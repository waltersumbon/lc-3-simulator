==> flow/design.v <==
`timescale 1ns / 1ps
module	clean_posedge(
input	clk,
input	btn,
output	btn_clean);
reg	[15:0]	cnt;
reg	[1:0]	delay_sig;
always @(negedge clk)
begin
	if(btn == 1'b0)
		cnt <= 16'b0;
	else if(cnt < 16'h8000)
		cnt <= cnt +1'b1;
end
always @(negedge clk)
	delay_sig <= {delay_sig[0],cnt[15]};
assign	btn_clean = delay_sig[0] & (~delay_sig[1]);
endmodule
# Tool chain data of clean_posedge
# What the tools print for clean_posedge, step after step.
# Lines are those of the file above, counted from 1.
# Cell names lack the library's common part.
# The mark - stands for no value.
# inputs
design	clean_posedge
clock	clk
library	sky130hd
lib_corner	tt_025C_1v80

# Word level
# Source: Yosys, flattened and elaborated, memories not mapped. Widths are those after wreduce; folded enables and synchronous resets count as part of the registers. Registers that Yosys merges into a memory's read port (data or address) are not register bits. Print and check cells do not count. Equal cells are merged and count once.
# op_classes
addsub	1
mul	0
n_div	0
compare	1
n_eq	0
shifts	0
muxes	0
logic	2
reduce_logical	0
# ops
operator	count
adder 16 x 1 -> 16 bit (second input constant)	1
less-than comparator 16 bit (second input constant)	1
bitwise AND 1 bit	1
inverter 1 bit	1
# word_totals
ff_bits	18
latch_bits	0
ramBits	0
mem_bits_ro	0
clocked_rd_ports_x_width	0
n_memories	0
elab_cells	6

# Logic depth
# Longest topological path by Yosys (ltp), each cell counted once; first at word level (registers and memories cut), then after technology mapping (sequential cells cut; the memories' decode and read muxes count).
# logic_depth
depth_word	2
abc_area	0
ltp_mapped	4

# After synthesis
# Yosys stat after the flow's synthesis: flattened, memories mapped to cells. It holds for the ABC_AREA given above (unset counts as 0); a run with the other value may have another netlist.
# Totals and module areas in this step are rounded.
# mapped
stdcells	86
mapped_area_um2	790
seqArea_um2	360
flip_flops	18
n_buf	3
# by_type
type	count	area_total_um2
dfxtp_1	18	360.346
a21oi_1	9	45.043
mux2i_1	4	40.038
or3_1	5	31.28
o31ai_1	4	30.029
or4_1	4	30.029
nand2b_1	4	25.024
o21ai_0	5	25.024
nand2_1	5	18.768
inv_1	4	15.014
nand3_1	3	15.014
ha_1	1	12.512
nand4_2	1	12.512
nor2b_1	2	12.512
nor4_1	2	12.512
nor4_2	1	12.512
nor2_1	3	11.261
nand3_2	1	10.01
# Not listed: further types 9, cells in them 10.

# clean_posedge through Yosys and OpenROAD on sky130hd: 2 stored runs, unordered, with their settings. The constraints put input and output delay at 20% of the set period each and load the outputs with 0.01 pF.
# Settings: - = not set for that run.
run name	period_ns	CORE_UTILIZATION	PLACE_DENSITY	HOLD_SLACK_MARGIN	CORE_ASPECT_RATIO	CTS_CLUSTER_SIZE	MIN_ROUTING_LAYER	MAX_ROUTING_LAYER	CAP_MARGIN	CORE_MARGIN	SLEW_MARGIN	SETUP_SLACK_MARGIN	CELL_PAD_IN_SITES_DETAIL_PLACEMENT	TNS_END_PERCENT	GPL_ROUTABILITY_DRIVEN	CTS_CLUSTER_DIAMETER
flow run 1	2.76	54	0.7	-0.01	0.51	15	met2	met5	20	2	20	-	-	-	-	-
flow run 2	1.26	62	0.63	-	0.55	74	-	-	20	2	20	0.3	0	50	0	142
# Flow run 1: did not finish, floorplanning stopped with PDN-0185
# Flow run 2: did not finish, floorplanning stopped with PDN-0185
